==> flow/design.v <==
module arbiter #(
    parameter TimeQuanta = 4)(   
    input CLK,SCLR,
    input [3:0]REQ,
    input ACK,
    output reg [3:0]GRANT
);
    localparam  IDLE = 3'd0,            
                GNT0 = 3'd1,
                GNT1 = 3'd2,
                GNT2 = 3'd3,
                GNT3 = 3'd4;
    reg [2:0]ps,ns;
    reg [$clog2(TimeQuanta) - 1:0]count;
    reg time_out;
    always @(posedge CLK) begin
        if(SCLR) begin
            count <= 0;
            time_out <= 0;
        end else if (count == 2'b11) begin
            count <= 0;
            time_out <= 1;
        end else begin
            count <= count + 1;
            time_out <= 0;
        end
    end
    always @(posedge CLK) begin
        if(SCLR)
            ps <= IDLE;
        else 
            ps <= ns;
    end
    always @(ps,REQ,time_out,ACK) begin
        case(ps)
            IDLE    :   begin
                            if(REQ[0])        ns <= GNT0;
                            else if(REQ[1])   ns <= GNT1;
                            else if(REQ[2])   ns <= GNT2;
                            else if(REQ[3])   ns <= GNT3;
                            else                ns <= IDLE;
                        end
            GNT0    :   begin
                            if(time_out || ACK) begin
                                if(REQ[1])        ns <= GNT1;
                                else if(REQ[2])   ns <= GNT2;
                                else if(REQ[3])   ns <= GNT3;
                                else if(REQ[0])   ns <= GNT0;
                                else                ns <= IDLE;
                            end else                ns <= GNT0;
                        end
            GNT1    :   begin
                            if(time_out || ACK) begin
                                if(REQ[2])        ns <= GNT2;
                                else if(REQ[3])   ns <= GNT3;
                                else if(REQ[0])   ns <= GNT0;
                                else if(REQ[1])   ns <= GNT1;
                                else                ns <= IDLE;
                            end else                ns <= GNT1;
                        end
            GNT2    :   begin
                            if(time_out || ACK) begin
                                if(REQ[3])        ns <= GNT3;
                                else if(REQ[0])   ns <= GNT0;
                                else if(REQ[1])   ns <= GNT1;
                                else if(REQ[2])   ns <= GNT2;
                                else                ns <= IDLE;
                            end else                ns <= GNT2;
                        end
            GNT3    :   begin
                            if(time_out || ACK) begin
                                if(REQ[0])        ns <= GNT0;
                                else if(REQ[1])   ns <= GNT1;
                                else if(REQ[2])   ns <= GNT2;
                                else if(REQ[3])   ns <= GNT3;
                                else                ns <= IDLE;
                            end else                ns <= GNT3;
                        end
            default :   begin
                            ns <= IDLE;
                        end
        endcase
    end
    always @(ps) begin
        case(ps)
            IDLE    :   GRANT = 4'h0;
            GNT0    :   GRANT = 4'h1;
            GNT1    :   GRANT = 4'h2;
            GNT2    :   GRANT = 4'h4;
            GNT3    :   GRANT = 4'h8;
            default :   GRANT = 4'h0;
        endcase
    end
endmodule
* Reports on arbiter *
What the tools print for arbiter, step after step.
Lines are those of the file above, counted from 1.
Operators: Yosys type, input widths -> output width; for muxes data width and select width s.
Cell names lack the library's common part.
A cell with -- has no value.

set-up
  design top = arbiter
  clock input = CLK
  standard-cell library = sky130hd
  timing corner = tt_025C_1v80

* Word level *
Yosys after proc, flatten, opt, wreduce and memory -nomap, before mapping. Enables and synchronous resets that opt folds into registers are not counted as muxes. Memory bits, and registers merged into a memory's read port (data or address), are not among the register bits. Print and check cells are not counted. Equal cells are merged and count once.

word-level totals
  register bits = 6
  output and inout port bits = 4
  word-level cells = 35

cells by class
  add/sub/neg operators = 1
  equal/unequal tests = 5
  multiplexer cells = 23
  reduce/logical cells = 3

operator list
  kind                 number
  $mux 3               14
  $pmux 4 s4           1
  $pmux 3 s5           1
  $mux 2               5
  $eq 3x2->1 const B   2
  $eq 3x1->1 const B   1
  $eq 3x3->1 const B   1
  $logic_not 3->1      1
  $add 2x1->2 const B  1
  $eq 2x2->1 const B   1
  $reduce_or 2->1      1
  $mux 1               2
  $logic_or 1x1->1     1

* Depth *
Yosys ltp: most cells in a row. Word level: on the elaborated netlist, between registers, memories and ports. Mapped: between sequential cells and ports; inverters and the memories' decode and read muxes count.

depth
  depth after elaboration = 6
  ABC_AREA = 0
  mapped depth = 5
  depth with buffers taken out = 4

* Netlist *
The flow's flattened synthesis, as Yosys stat reports it; memories are mapped. The netlist is that of the ABC_AREA named above (0 if unset); the other value can give another one.

cell types
  type       number
  dfxtp_1    8
  nor2b_1    4
  clkbuf_1   4
  o21ai_0    3
  ha_1       1
  buf_6      1
  inv_1      3
  nor2_1     3
  o311a_1    1
  a22o_1     1
  a2bb2oi_1  1
  a32oi_1    1
  o2111ai_1  1
  o41ai_1    1
  a211oi_1   1
  nand2_1    2
  nor3b_1    1
  o21bai_1   1

Not listed: further types 10, cells in them 10.

synthesis totals
  cells in the netlist = 48
  chip area (Yosys) = 404.1 µm²
  flip-flops = 8
  buffers = 5

* Path before layout *
Source: OpenSTA report_checks on the synthesized netlist (no wires, ideal clock, input and output delay 20% of the period each), path of least setup slack; recovery checks are left aside. Register names are those of the netlist, which keeps one name where synthesis merged equal registers.

timing path after synthesis
  path kind = register to register
  start point = register time_out
  end point = register ps
  clock period = 1.13 ns
  setup time = 0.074 ns
  arrival time = 1.126 ns
  required time = 1.056 ns
  slack = -0.071 ns
  path delay = 1.200 ns
  stages = 5
  path buffers = 0
  synthesis period reached = 1.201 ns

"path delay" = arrival - input delay + setup time.
"stages" counts driving pins, that of a launching flip-flop among them; a cell with two outputs on the path counts twice.
"synthesis period reached" is the clock period less the worst setup slack; recovery checks do not enter. This is arithmetic on one report: input and output delays are still those of the set period (20% each).
An end named without its bit number is one bit of that signal or, where synthesis recoded a state register, one of its new flip-flops.
A register here has more assigning lines than the two given.

between the ends, after synthesis
  path through = dfxtp_1 > nor2_2 > o311a_1 > or3_1 > a31oi_1

ends and longest elaborated chain, after synthesis
  element        RTL line  source
  from (decl)    15        reg time_out;
  from (assign)  19        time_out <= 0;
  from (assign)  22        time_out <= 1;
  to (assign)    30        ps <= IDLE;
  to (assign)    32        ps <= ns;
  to (decl)      13        reg [2:0]ps,ns;

No chain of elaborated cells between the ends is given.

--- runs ---
Stored flow runs of arbiter (2 of them; Yosys, OpenROAD, sky130hd). They differ in their settings and are not a sequence. Constraints: input delay and output delay 20% of the set period each, output load 0.01 pF.

settings of flow run 1
{
  "period_ns": 1.06,
  "CORE_UTILIZATION": 51,
  "PLACE_DENSITY": 0.65,
  "CELL_PAD_IN_SITES_DETAIL_PLACEMENT": 2,
  "TNS_END_PERCENT": 100,
  "ABC_AREA": 0,
  "CTS_CLUSTER_SIZE": 66,
  "CAP_MARGIN": 10,
  "MAX_ROUTING_LAYER": "met4",
  "CORE_MARGIN": 2,
  "SLEW_MARGIN": 20
}
report of flow run 1: did not finish, floorplan, PDN-0185

settings of flow run 2
{
  "period_ns": 2.65,
  "CORE_UTILIZATION": 66,
  "PLACE_DENSITY_LB_ADDON": 0.21,
  "HOLD_SLACK_MARGIN": 0.13,
  "CELL_PAD_IN_SITES_GLOBAL_PLACEMENT": 1,
  "CTS_CLUSTER_SIZE": 56,
  "MIN_ROUTING_LAYER": "met1",
  "CAP_MARGIN": 20,
  "CORE_MARGIN": 2,
  "SLEW_MARGIN": 20
}
report of flow run 2: did not finish, floorplan, PDN-0185
--- end ---
